==> flow/design.v <==
`timescale 1ns/1ps
module btn_debounce_pulse #(
    parameter integer CLK_HZ = 50_000_000,
    parameter integer DEBOUNCE_MS = 10
)(
    input  wire clk,            
    input  wire btn_raw_n,       
    output wire press_pulse,     
    output wire btn_stable       
);
    wire btn_raw = ~btn_raw_n;
    reg sync_ff1 = 0, sync_ff2 = 0;
    always @(posedge clk) begin
        sync_ff1 <= btn_raw;
        sync_ff2 <= sync_ff1;
    end
    localparam integer DEBOUNCE_CNT_MAX =
        (CLK_HZ / 1000) * DEBOUNCE_MS;
    reg [$clog2(DEBOUNCE_CNT_MAX+1)-1:0] debounce_cnt = 0;
    reg btn_filtered = 0;    
    reg sync_prev   = 0;    
    always @(posedge clk) begin
        if (sync_ff2 != sync_prev) begin
            sync_prev   <= sync_ff2;
            debounce_cnt <= 0;
        end else begin
            if (debounce_cnt < DEBOUNCE_CNT_MAX)
                debounce_cnt <= debounce_cnt + 1;
            else
                btn_filtered <= sync_prev;
        end
    end
    assign btn_stable = btn_filtered;
    reg btn_filtered_d = 0;
    always @(posedge clk)
        btn_filtered_d <= btn_filtered;
    assign press_pulse = btn_filtered & ~btn_filtered_d;
endmodule
`timescale 1ns/1ps
module vending_machine(
    input  wire clk,             
    input  wire resetBtn_n,       
    input  wire nickelBtn_n,      
    input  wire dimeBtn_n,        
    input  wire quarterBtn_n,     
    output reg  dispenseLed,      
    output reg  changeLed,        
    output reg  [6:0] segOut,     
    output reg  [5:0] digitSel    
);
    localparam [6:0] itemPrice = 7'd40;
    wire resetPulse, resetLevel;
    wire nickelPulse, dimePulse, quarterPulse;
    wire nickelLevel, dimeLevel, quarterLevel;
    btn_debounce_pulse #(.CLK_HZ(50_000_000), .DEBOUNCE_MS(10)) debounceReset (
        .clk(clk),
        .btn_raw_n(resetBtn_n),
        .press_pulse(resetPulse),
        .btn_stable(resetLevel)
    );
    btn_debounce_pulse #(.CLK_HZ(50_000_000), .DEBOUNCE_MS(10)) debounceNickel (
        .clk(clk),
        .btn_raw_n(nickelBtn_n),
        .press_pulse(nickelPulse),
        .btn_stable(nickelLevel)
    );
    btn_debounce_pulse #(.CLK_HZ(50_000_000), .DEBOUNCE_MS(10)) debounceDime (
        .clk(clk),
        .btn_raw_n(dimeBtn_n),
        .press_pulse(dimePulse),
        .btn_stable(dimeLevel)
    );
    btn_debounce_pulse #(.CLK_HZ(50_000_000), .DEBOUNCE_MS(10)) debounceQuarter (
        .clk(clk),
        .btn_raw_n(quarterBtn_n),
        .press_pulse(quarterPulse),
        .btn_stable(quarterLevel)
    );
    function [6:0] sevenSegDecode;
        input [3:0] digitValue;
        begin
            case (digitValue)
                4'd0: sevenSegDecode = 7'b1000000;
                4'd1: sevenSegDecode = 7'b1111001;
                4'd2: sevenSegDecode = 7'b0100100;
                4'd3: sevenSegDecode = 7'b0110000;
                4'd4: sevenSegDecode = 7'b0011001;
                4'd5: sevenSegDecode = 7'b0010010;
                4'd6: sevenSegDecode = 7'b0000010;
                4'd7: sevenSegDecode = 7'b1111000;
                4'd8: sevenSegDecode = 7'b0000000;
                4'd9: sevenSegDecode = 7'b0010000;
                default: sevenSegDecode = 7'b1111111;  
            endcase
        end
    endfunction
    reg [6:0] totalCents = 0;
    wire enableLogic = 1'b1;
    always @(posedge clk) begin
        if (resetLevel) begin
            totalCents <= 7'd0;
        end else if (enableLogic) begin
            if      (nickelPulse)  totalCents <= totalCents + 7'd5;
            else if (dimePulse)    totalCents <= totalCents + 7'd10;
            else if (quarterPulse) totalCents <= totalCents + 7'd25;
            else                   totalCents <= totalCents;
        end
    end
    wire [6:0] displayValue =
        (totalCents >= itemPrice) ? (totalCents - itemPrice) : totalCents;
    wire [3:0] onesDigit = displayValue % 10;
    wire [3:0] tensDigit = displayValue / 10;
    reg [15:0] muxCounter = 0;
    reg activeDigit = 0;
    always @(posedge clk) begin
        muxCounter <= muxCounter + 1;
        if (muxCounter == 16'd25000) begin
            muxCounter <= 0;
            activeDigit <= ~activeDigit;
        end
    end
    always @(*) begin
        dispenseLed = 1'b0;
        changeLed   = 1'b0;
        if (!resetLevel && totalCents >= itemPrice) begin
            dispenseLed = 1'b1;
            changeLed   = (totalCents > itemPrice);
        end
        segOut   = 7'b1111111;
        digitSel = 6'b111111;
        if (resetLevel) begin
            if (!activeDigit) begin
                digitSel = 6'b011111;  
                segOut   = sevenSegDecode(4'd0);
            end else begin
                digitSel = 6'b101111;  
                segOut   = sevenSegDecode(4'd0);
            end
        end else begin
            if (!activeDigit) begin
                digitSel = 6'b011111;  
                segOut   = sevenSegDecode(onesDigit);
            end else begin
                digitSel = 6'b101111;  
                segOut   = sevenSegDecode(tensDigit);
            end
        end
    end
endmodule
# ---- Tool chain data of vending_machine
# The steps from the RTL of vending_machine to its reports follow in flow order.
# Lines are those of the file above, counted from 1.
# Library cell names are shortened.
# Not given: --
dict set report inputs {
  top {vending_machine}
  clock {clk}
  lib {sky130hd}
  lib_corner {tt_025C_1v80}
}

# ---- Word-level counts
# Yosys after proc, flatten, opt, wreduce and memory -nomap, before mapping. Memory bits, and registers merged into a memory's read port (data or address), are not among the register bits. Print and check cells are not counted. Equal cells are merged and count once.
# Yosys's memory passes give these memory sizes; they may raise the number of words (mostly to a power of two), join words into wider ones and drop unused or constant bits.
dict set report classes {
  n_addsub 9
  n_reduce_logical 7
  n_mux 9
  bitwise 19
  n_cmp 6
  eq_ne 5
  div_mod_pow 2
}
# op count
set ops {}
lappend ops {{7-bit by 4-bit divider with 32-bit output (second input constant)} 1}
lappend ops {{7-bit by 4-bit modulo with 32-bit output (second input constant)} 1}
lappend ops {{19-bit by 1-bit adder with 19-bit output (second input constant)} 4}
lappend ops {{19-bit less-than comparator (second input constant)} 4}
lappend ops {{7-bit 2-to-1 mux} 6}
lappend ops {{1-bit inverter} 16}
lappend ops {{16-bit by 1-bit adder with 16-bit output (second input constant)} 1}
lappend ops {{16-bit by 15-bit == test with 1-bit output (second input constant)} 1}
lappend ops {{2-bit AND reduction} 4}
lappend ops {{7-bit by 3-bit adder with 7-bit output (second input constant)} 1}
lappend ops {{7-bit by 4-bit adder with 7-bit output (second input constant)} 1}
lappend ops {{7-bit by 5-bit adder with 7-bit output (second input constant)} 1}
lappend ops {{7-bit by 6-bit subtractor with 7-bit output (second input constant)} 1}
lappend ops {{7-bit by 6-bit >= comparator with 1-bit output (second input constant)} 1}
lappend ops {{7-bit by 6-bit > comparator with 1-bit output (second input constant)} 1}
lappend ops {{6-bit 2-to-1 mux} 1}
lappend ops {{1-bit != test} 4}
lappend ops {{1-bit bitwise AND} 3}
lappend ops {{3-bit nonzero test} 1}
lappend ops {{1-bit 2-to-1 mux} 2}
lappend ops {{1-bit logical AND} 1}
lappend ops {{1-bit zero test} 1}
dict set report bits {
  inputBits 5
  output_inout_bits 15
  register_bits 119
  romBits 224
  wordCells 85
  memories 2
}
# name words width read_ports wr line
set mem_list {}
lappend mem_list {{(no name shown)} 16 7 1 0 82} ;# case (digitValue)
lappend mem_list {{(no name shown)} 16 7 1 0 82}

# ---- Depth
# Yosys ltp: most cells in a row. Word level: on the elaborated netlist, between registers, memories and ports. Mapped: between sequential cells and ports; inverters and the memories' decode and read muxes count.
dict set report logic_depth {
  depth_word 5
  ABC_AREA 0
  depth_mapped 26
  ltp_nobuf 22
}

# ---- Netlist
# The flow's flattened synthesis, as Yosys stat reports it; memories are mapped. The netlist is that of the ABC_AREA named above (0 if unset); the other value can give another one.
# The area totals of this step are shown rounded.
# type count area_total_um2
set types {}
lappend types {dfxtp_1 110 2.2E+03}
lappend types {xor2_1 52 455.437}
lappend types {nor2_1 106 397.882}
lappend types {ha_1 31 387.872}
lappend types {xnor2_1 33 289.027}
lappend types {edfxtp_1 9 270.259}
lappend types {a21oi_1 50 250.24}
lappend types {nand2_1 65 243.984}
lappend types {nand3_1 38 190.182}
lappend types {and3_1 22 137.632}
lappend types {o21ai_0 26 130.125}
lappend types {nand4_1 16 100.096}
lappend types {nor3_1 20 100.096}
lappend types {or3_1 14 87.584}
lappend types {a211oi_1 10 75.072}
lappend types {inv_1 20 75.072}
lappend types {o211ai_1 10 75.072}
lappend types {a31oi_1 10 62.56}
# Not listed: further types 73, cells in them 188.
dict set report synth_totals {
  seq_area_um2 2470
  buffers 36
  mapped_cells 830
  ffs 119
  yosys_area_um2 7040
}
# By module: a second synthesis without flattening, with its own total; a netlist apart from the flattened one above.
dict set report unflattened {
  hier_cells 943
  area_unflattened_um2 7990
}
# Rows give one instance, submodules left out.
# module n_inst mod_seq_area_um2 n_cells area_um2
set modules {}
lappend modules {btn_debounce_pulse 4 500 134 1230}
lappend modules {vending_machine 1 490 407 3050}

# ---- Timing after synthesis
# Source: OpenSTA report_checks on the synthesized netlist (no wires, ideal clock, input and output delay 20% of the period each), path of least setup slack; recovery checks are left aside. Register names are those of the netlist, which keeps one name where synthesis merged equal registers.
dict set report synth_path {
  path_type {register to output}
  from {register totalCents[4]}
  to {output port segOut[3]}
  delay_ps 5230
  driving_pins 26
  t_first_pin_ps 0
  output_delay_ps 1482
  required_time_ps 5928
  arrival_time_ps 5230
  path_slack_ps 698
  period_ps 7410
  n_path_buf 3
  period_less_setup_slack_ps 6712
}
# "delay_ps" = arrival - input delay + setup time.
# A path that ends at an output port has no setup time.
# "driving_pins" counts driving pins, that of a launching flip-flop among them; a cell with two outputs on the path counts twice.
# "period_less_setup_slack_ps" is the clock period less the worst setup slack; recovery checks do not enter. This is arithmetic on one report: input and output delays are still those of the set period (20% each).
# Between the ends stands the longest chain of elaborated cells between them, by number of cells; it is not shown to be the way that was timed. Of several equally long chains one is given.
# A line is the first line of the expression or statement that the cell stems from. Yosys adds cells for indexed reads and writes and turns some case tables into memories.
# A memory read counts as a cell of the chain, while the word-level depth stops at memories.
# At most two assigning lines are given for a register; there are more.
dict set report synth_between {
  path_cell_list {dfxtp_1 inv_1 ha_1 buf_2 buf_4 nand3_1 a21oi_1 a31oi_1 ha_1 nor2b_1 buf_2 a311oi_1 o21ai_0 a32o_1 a211oi_1 o211ai_2 nand2_1 nor2_1 o21ai_0 xnor2_1 ha_1 nor2_1 a211oi_1 a211oi_1 nand4_1 a221oi_1}
  elab_chain_cells 6
  cells_between 9
  classes_between {add/sub: 1; div: 2; compare: 1; mux: 3; memory: 2}
}
# item line
set synth_rtl {}
lappend synth_rtl {{from (decl)} 97} ;# reg [6:0] totalCents = 0;
lappend synth_rtl {{from (assign)} 103} ;# if      (nickelPulse)  totalCents <= totalCents + 7'd5;
lappend synth_rtl {{from (assign)} 104} ;# else if (dimePulse)    totalCents <= totalCents + 7'd10;
lappend synth_rtl {{7-bit by 6-bit >= comparator with 1-bit output} 110} ;# (totalCents >= itemPrice) ? (totalCents - itemPrice) : totalCents;
lappend synth_rtl {{7-bit 2-to-1 mux} 110}
lappend synth_rtl {{7-bit by 4-bit modulo with 32-bit output} 111} ;# wire [3:0] onesDigit = displayValue % 10;
lappend synth_rtl {{memory 16 x 7 bit} 82} ;# case (digitValue)
lappend synth_rtl {{7-bit 2-to-1 mux} 140} ;# if (!activeDigit) begin
lappend synth_rtl {{7-bit 2-to-1 mux} 131} ;# if (resetLevel) begin
lappend synth_rtl {{to (decl)} 48} ;# output reg  [6:0] segOut,

# ---- Worst path after layout
# Path of least setup slack in the final report of stored run 1 (OpenROAD, finished layout, wires in). Where an end is a register, its clock arrival counts in the times.
# The path's times are printed in steps of 10 ps; the period is the one set.
dict set report layout_path {
  path_type {register to output}
  from {register totalCents[4]}
  to {output port segOut[3]}
  output_delay_ps 1880
  path_slack_ps 900
  n_path_buf 2
  required_time_ps 7520
  period_ps 9400
  t_first_pin_ps 410
  driving_pins 25
  arrival_time_ps 6620
}
# Between the ends stands the longest chain of elaborated cells between them, by number of cells; it is not shown to be the way that was timed. Of several equally long chains one is given.
# A memory read counts as a cell of the chain, while the word-level depth stops at memories.
# At most two assigning lines are given for a register; there are more.
dict set report layout_between {
  path_cell_list {dfxtp_1 inv_1 ha_2 nor4_2 o21ai_4 inv_2 ha_1 nor2b_1 buf_4 a41o_1 nand3_1 a32oi_1 nor3_2 nor3b_1 o21bai_2 and3_1 o21ai_0 xnor2_2 ha_1 nor2_1 a211oi_1 a211oi_1 nand4_1 a221oi_1 clkdlybuf4s50_1}
  elab_chain_cells 6
  cells_between 9
  classes_between {add/sub: 1; div: 2; compare: 1; mux: 3; memory: 2}
}
# item line
set layout_rtl {}
lappend layout_rtl {{from (decl)} 97} ;# reg [6:0] totalCents = 0;
lappend layout_rtl {{from (assign)} 103} ;# if      (nickelPulse)  totalCents <= totalCents + 7'd5;
lappend layout_rtl {{from (assign)} 104} ;# else if (dimePulse)    totalCents <= totalCents + 7'd10;
lappend layout_rtl {{7-bit by 6-bit >= comparator with 1-bit output} 110} ;# (totalCents >= itemPrice) ? (totalCents - itemPrice) : totalCents;
lappend layout_rtl {{7-bit 2-to-1 mux} 110}
lappend layout_rtl {{7-bit by 4-bit modulo with 32-bit output} 111} ;# wire [3:0] onesDigit = displayValue % 10;
lappend layout_rtl {{memory 16 x 7 bit} 82} ;# case (digitValue)
lappend layout_rtl {{7-bit 2-to-1 mux} 140} ;# if (!activeDigit) begin
lappend layout_rtl {{7-bit 2-to-1 mux} 131} ;# if (resetLevel) begin
lappend layout_rtl {{to (decl)} 48} ;# output reg  [6:0] segOut,

; Module vending_machine, platform sky130hd: 2 stored runs of the flow (Yosys, OpenROAD) with differing settings, in no particular order. Input and output delays are each 20% of the period that was set; the output load is 0.01 pF.
; "period_less_ws_ps" is the run's clock period less its worst setup slack. It is reckoned from that one timing run; input and output delays stay at 20% of the period that was set.
; "timing.worst_path_ps" = time allowed to the worst setup path (clock period - input delay - output delay, where it has them) - its slack; a late launch clock adds to it, a late capture clock takes from it.
; "fin_power_mw" is the tool's figure for a default switching activity; nothing was simulated.
; "timing.worst_path_ps" is known to 10 ps.
; Results are given in rounded form.

[stored run 1: settings]
period_ns = 9.4
CORE_UTILIZATION = 25
SETUP_SLACK_MARGIN = 0.15
PLACE_DENSITY_LB_ADDON = 0.13
CORE_MARGIN = 10
CELL_PAD_IN_SITES_GLOBAL_PLACEMENT = 0
ABC_AREA = 0
GPL_ROUTABILITY_DRIVEN = 0
CTS_CLUSTER_SIZE = 98
CTS_CLUSTER_DIAMETER = 99
SLEW_MARGIN = 25
MIN_ROUTING_LAYER = met1
MAX_ROUTING_LAYER = met4
CAP_MARGIN = 20
[stored run 1: results]
synth_area_um2 = 7040
timing.worst_path_ps = 6620
timing.worst_path_kind = register to output
fin_power_mw = 1.24
period_less_ws_ps = 8502
worst_hold_slack_ps = 325
layout_stdcell_area_um2 = 8170
dieArea_um2 = 35300
fin_util_frac = 0.294
timing.setup.tns_ps = 0
setup_ws_ps = 898

[stored run 2: settings]
period_ns = 5.82
CORE_UTILIZATION = 39
SETUP_SLACK_MARGIN = -0.56
PLACE_DENSITY = 0.55
CELL_PAD_IN_SITES_GLOBAL_PLACEMENT = 2
CELL_PAD_IN_SITES_DETAIL_PLACEMENT = 2
TNS_END_PERCENT = 5
ABC_AREA = 1
GPL_TIMING_DRIVEN = 0
GPL_ROUTABILITY_DRIVEN = 1
CTS_CLUSTER_SIZE = 95
CAP_MARGIN = 20
CORE_MARGIN = 2
SLEW_MARGIN = 20
[stored run 2: results]
synth_area_um2 = 6910
timing.worst_path_ps = 4970
timing.worst_path_kind = register to output
fin_power_mw = 2.00
period_less_ws_ps = 6135
worst_hold_slack_ps = 319
layout_stdcell_area_um2 = 7980
dieArea_um2 = 18800
fin_util_frac = 0.461
timing.setup.tns_ps = -1170
setup_ws_ps = -315
